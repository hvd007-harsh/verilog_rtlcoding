==> flow/design.v <==
`timescale 1ns/ 1ps
module datamemvar(clk , we_DM, dataDM,addDM, outDM);
input  clk;
input  we_DM;
input  [31:0] dataDM; 
input  [31:0] addDM; 
output [31:0] outDM;
reg    [31:0] outDM;
reg    [31:0] mem [0:31];
always@ (posedge clk)
begin 
  if(we_DM == 1) begin
    mem[addDM] =dataDM; 
  end
  else if(we_DM == 0) begin 
   outDM= mem[addDM]; 
  end 
end
endmodule
`timescale 1ns/ 1ps
module tb_datamem();
reg clk; 
reg we_DM;
reg [31:0] dataDM; 
reg [11:0] addDM; 
wire [31:0] outDM; 
datamemvar d1(.clk(clk),.we_DM(we_DM),.dataDM(dataDM),.addDM(addDM),.outDM(outDM));
initial 
begin 
	clk <= 0; 
	we_DM <= 0; 
	dataDM <=32'h0000000;
	addDM <= 12'h000; 
end
always #5 clk = ~clk; 
always #60 addDM = addDM + 12'h001; 
initial
begin 
    #5 we_DM <= 1; 
	#5 dataDM <= 32'h1dfe;
	#30 we_DM <= 0; 
	#30 we_DM <= 1; 
	#5 dataDM <= 32'h1001; 
	#30 we_DM <= 0;
end
endmodule
Step by step through the tools: datamemvar
What the tools print for datamemvar, step after step.
Line numbers count from 1 in the design file above.
{"block": "inputs", "top": "datamemvar", "clock_port": "clk", "library": "sky130hd", "corner": "tt_025C_1v80"}

Word-level counts
Source: Yosys, flattened and elaborated. Widths are those after wreduce. Registers that Yosys merges into a memory's read port (data or address) are not register bits. Print and check cells do not count. Equal cells are merged and count once.
{"block": "word_totals", "regBits": 1056, "latch_bits": 0, "ramBits": 0, "mem_bits_ro": 0, "clocked_rd_ports_x_width": 0, "n_memories": 0, "output_inout_bits": 32, "word_cells": 194}
{"block": "classes", "add_sub_neg": 0, "mul": 0, "div": 0, "n_cmp": 0, "equal": 31, "n_shift": 0, "mux": 33, "n_logic": 32, "n_reduce_logical": 65}
{"block": "op_table", "cell": "parallel mux 32 bit (select 32 bit)", "n": 1}
{"block": "op_table", "cell": "2-to-1 mux 32 bit", "n": 32}
{"block": "op_table", "cell": "OR reduction 31 bit", "n": 32}
{"block": "op_table", "cell": "== test 5 bit with constant B", "n": 16}
{"block": "op_table", "cell": "AND reduction 2 bit", "n": 32}
{"block": "op_table", "cell": "== test 5 x 4 -> 1 bit with constant B", "n": 8}
{"block": "op_table", "cell": "NOT 1 bit", "n": 32}
{"block": "op_table", "cell": "== test 5 x 3 -> 1 bit with constant B", "n": 4}
{"block": "op_table", "cell": "== test 5 x 2 -> 1 bit with constant B", "n": 2}
{"block": "op_table", "cell": "== test 5 x 1 -> 1 bit with constant B", "n": 1}
{"block": "op_table", "cell": "zero test 5 bit", "n": 1}

Depth
Depth = most cells in a row (Yosys ltp): at word level without a register or memory, in the mapped netlist without a sequential cell, where the memories' decode and read muxes count.
{"block": "logic_depth", "ltp_word": 4, "ABC_AREA": 0, "mapped_depth": 11}

Synthesis result
Yosys stat after the flow's synthesis: flattened, memories mapped to cells. It holds for the ABC_AREA given above (unset counts as 0); a run with the other value may have another netlist.
Totals and module areas in this step are rounded.
{"block": "types", "cell": "sky130_fd_sc_hd__edfxtp_1", "n": 1056, "area_total_um2": 3.17E+04}
{"block": "types", "cell": "sky130_fd_sc_hd__nand3_1", "n": 327, "area_total_um2": 1636.57}
{"block": "types", "cell": "sky130_fd_sc_hd__a22oi_1", "n": 139, "area_total_um2": 1.04E+03}
{"block": "types", "cell": "sky130_fd_sc_hd__nand4_1", "n": 109, "area_total_um2": 681.904}
{"block": "types", "cell": "sky130_fd_sc_hd__and3_1", "n": 81, "area_total_um2": 506.736}
{"block": "types", "cell": "sky130_fd_sc_hd__mux2i_1", "n": 50, "area_total_um2": 500.48}
{"block": "types", "cell": "sky130_fd_sc_hd__buf_2", "n": 73, "area_total_um2": 365.35}
{"block": "types", "cell": "sky130_fd_sc_hd__clkbuf_1", "n": 76, "area_total_um2": 285.274}
{"block": "types", "cell": "sky130_fd_sc_hd__a22o_1", "n": 32, "area_total_um2": 280.269}
{"block": "types", "cell": "sky130_fd_sc_hd__nor2_1", "n": 70, "area_total_um2": 262.752}
{"block": "types", "cell": "sky130_fd_sc_hd__nor3_1", "n": 48, "area_total_um2": 240.23}
{"block": "types", "cell": "sky130_fd_sc_hd__o32a_1", "n": 22, "area_total_um2": 220.211}
{"block": "types", "cell": "sky130_fd_sc_hd__a2111oi_0", "n": 24, "area_total_um2": 210.202}
{"block": "types", "cell": "sky130_fd_sc_hd__mux2_2", "n": 15, "area_total_um2": 168.912}
{"block": "types", "cell": "sky130_fd_sc_hd__or4_1", "n": 15, "area_total_um2": 112.608}
{"block": "types", "cell": "sky130_fd_sc_hd__nand2_1", "n": 27, "area_total_um2": 101.347}
{"block": "types", "cell": "sky130_fd_sc_hd__a221oi_1", "n": 11, "area_total_um2": 96.342}
{"block": "types", "cell": "sky130_fd_sc_hd__a221o_1", "n": 9, "area_total_um2": 90.086}
Other cell types: 52; their cells: 234.
{"block": "mapped", "cell_count": 2418, "area_mm2": 0.04, "seqArea_mm2": 0.032, "flip_flops": 1056}

Timing after synthesis
OpenSTA on the mapped netlist: ideal clock, no wires. The path of least setup slack (recovery checks aside). Input and output delay are each 20% of the period. Register names are those of the netlist, which keeps one name where synthesis merged equal registers.
{"block": "synth_path", "path_type": "in2reg", "start": "input port addDM[4]", "end": "register mem[17][0]", "period_ps": 5740, "setup_ps": 461, "arrival_ps": 4576, "required_time_ps": 5279, "path_slack_ps": 703, "delay_ps": 3889, "path_stages": 8, "path_buffers": 6, "period_less_setup_slack_ps": 5037}
"delay_ps" = arrival - input delay + setup time.
"path_stages" counts driving pins, that of a launching flip-flop among them; a cell with two outputs on the path counts twice.
"period_less_setup_slack_ps" is the clock period less the worst setup slack; recovery checks do not enter. This is arithmetic on one report: input and output delays are still those of the set period (20% each).
Between the ends stands the longest chain of elaborated cells between them, by number of cells; it is not shown to be the way that was timed. Of several equally long chains one is given.
A line is the first line of the expression or statement that the cell stems from. Yosys adds cells for indexed reads and writes and turns some case tables into memories.
Where a signal picks the word or bit written, the line may be left out of the assigning lines.
Only ways into the end's enable, where the timed path ends, are counted here.
{"block": "synth_between", "path_cell_list": "sky130_fd_sc_hd__buf_6 > sky130_fd_sc_hd__buf_2 > sky130_fd_sc_hd__buf_2 > sky130_fd_sc_hd__buf_2 > sky130_fd_sc_hd__buf_2 > sky130_fd_sc_hd__nand2_1 > sky130_fd_sc_hd__clkbuf_1 > sky130_fd_sc_hd__nor3_1", "elab_chain_len": 4, "cells_between": 34, "cone_classes": "30 x eq/ne; 1 x logic; 3 x reduce/logical"}
{"block": "synth_rtl", "element": "from (decl)", "line_no": 6, "rtl": "input  [31:0] addDM;"}
{"block": "synth_rtl", "element": "== test 5 bit", "line_no": 13, "rtl": "mem[addDM] =dataDM;"}
{"block": "synth_rtl", "element": "OR reduction 31 bit"}
{"block": "synth_rtl", "element": "NOT 1 bit"}
{"block": "synth_rtl", "element": "AND reduction 2 bit"}
{"block": "synth_rtl", "element": "to (decl)", "line_no": 9, "rtl": "reg    [31:0] mem [0:31];"}

Worst path after layout
From the final timing report of run 1: the path of least setup slack in the routed layout; clock arrival at registers is part of the times.
The path's times are printed in steps of 10 ps; the period is the one set.
{"block": "layout_path", "path_type": "in2reg", "start": "input port addDM[0]", "end": "register mem[13][24]", "period_ps": 8080, "setup_ps": 320, "arrival_ps": 5180, "required_time_ps": 8430, "path_slack_ps": 3250, "path_stages": 6, "path_buffers": 3}
Between the ends stands the longest chain of elaborated cells between them, by number of cells; it is not shown to be the way that was timed. Of several equally long chains one is given.
Where a signal picks the word or bit written, the line may be left out of the assigning lines.
Only ways into the end's enable, where the timed path ends, are counted here.
{"block": "layout_between", "path_cell_list": "sky130_fd_sc_hd__buf_4 > sky130_fd_sc_hd__buf_4 > sky130_fd_sc_hd__nor2b_4 > sky130_fd_sc_hd__nand2_1 > sky130_fd_sc_hd__nor2_4 > sky130_fd_sc_hd__buf_4", "elab_chain_len": 4, "cells_between": 34, "cone_classes": "30 x eq/ne; 1 x logic; 3 x reduce/logical"}
{"block": "layout_rtl", "element": "from (decl)", "line_no": 6, "rtl": "input  [31:0] addDM;"}
{"block": "layout_rtl", "element": "== test 5 bit", "line_no": 13, "rtl": "mem[addDM] =dataDM;"}
{"block": "layout_rtl", "element": "OR reduction 31 bit"}
{"block": "layout_rtl", "element": "NOT 1 bit"}
{"block": "layout_rtl", "element": "AND reduction 2 bit"}
{"block": "layout_rtl", "element": "to (decl)", "line_no": 9, "rtl": "reg    [31:0] mem [0:31];"}

Module datamemvar, platform sky130hd: 2 stored runs of the flow (Yosys, OpenROAD) with differing settings, in no particular order. Input and output delays are each 20% of the period that was set; the output load is 0.01 pF.
"period_less_ws_ps": clock period set for the run, less the worst setup slack. It is reckoned from that one timing run; input and output delays stay at 20% of the period that was set.
Values from the reports are rounded here.

{"run": "run 1", "settings": { "period_ns": 8.08, "CORE_UTILIZATION": 41, "PLACE_DENSITY_LB_ADDON": 0.0, "CELL_PAD_IN_SITES_DETAIL_PLACEMENT": 2, "TNS_END_PERCENT": 75, "GPL_ROUTABILITY_DRIVEN": 1, "CTS_CLUSTER_SIZE": 65, "CTS_CLUSTER_DIAMETER": 318, "CAP_MARGIN": 20, "SLEW_MARGIN": 30, "MAX_ROUTING_LAYER": "met4", "CORE_MARGIN": 2 }, "results": { "synth_area_mm2": 0.04, "final_die_area_mm2": 0.1, "final_stdcell_area_mm2": 0.044, "post_route_util_frac": 0.45, "worstSetupSlack_ps": 3300, "hold_ws_ps": 600, "period_less_ws_ps": 4829 }}
{"run": "run 2", "settings": { "period_ns": 5.35, "SETUP_SLACK_MARGIN": 1.3, "CAP_MARGIN": 20, "CORE_MARGIN": 2, "CORE_UTILIZATION": 40, "SLEW_MARGIN": 20 }, "results": { "synth_area_mm2": 0.04, "final_die_area_mm2": 0.1, "final_stdcell_area_mm2": 0.047, "post_route_util_frac": 0.47, "worstSetupSlack_ps": 1300, "hold_ws_ps": 550, "period_less_ws_ps": 4058 }}
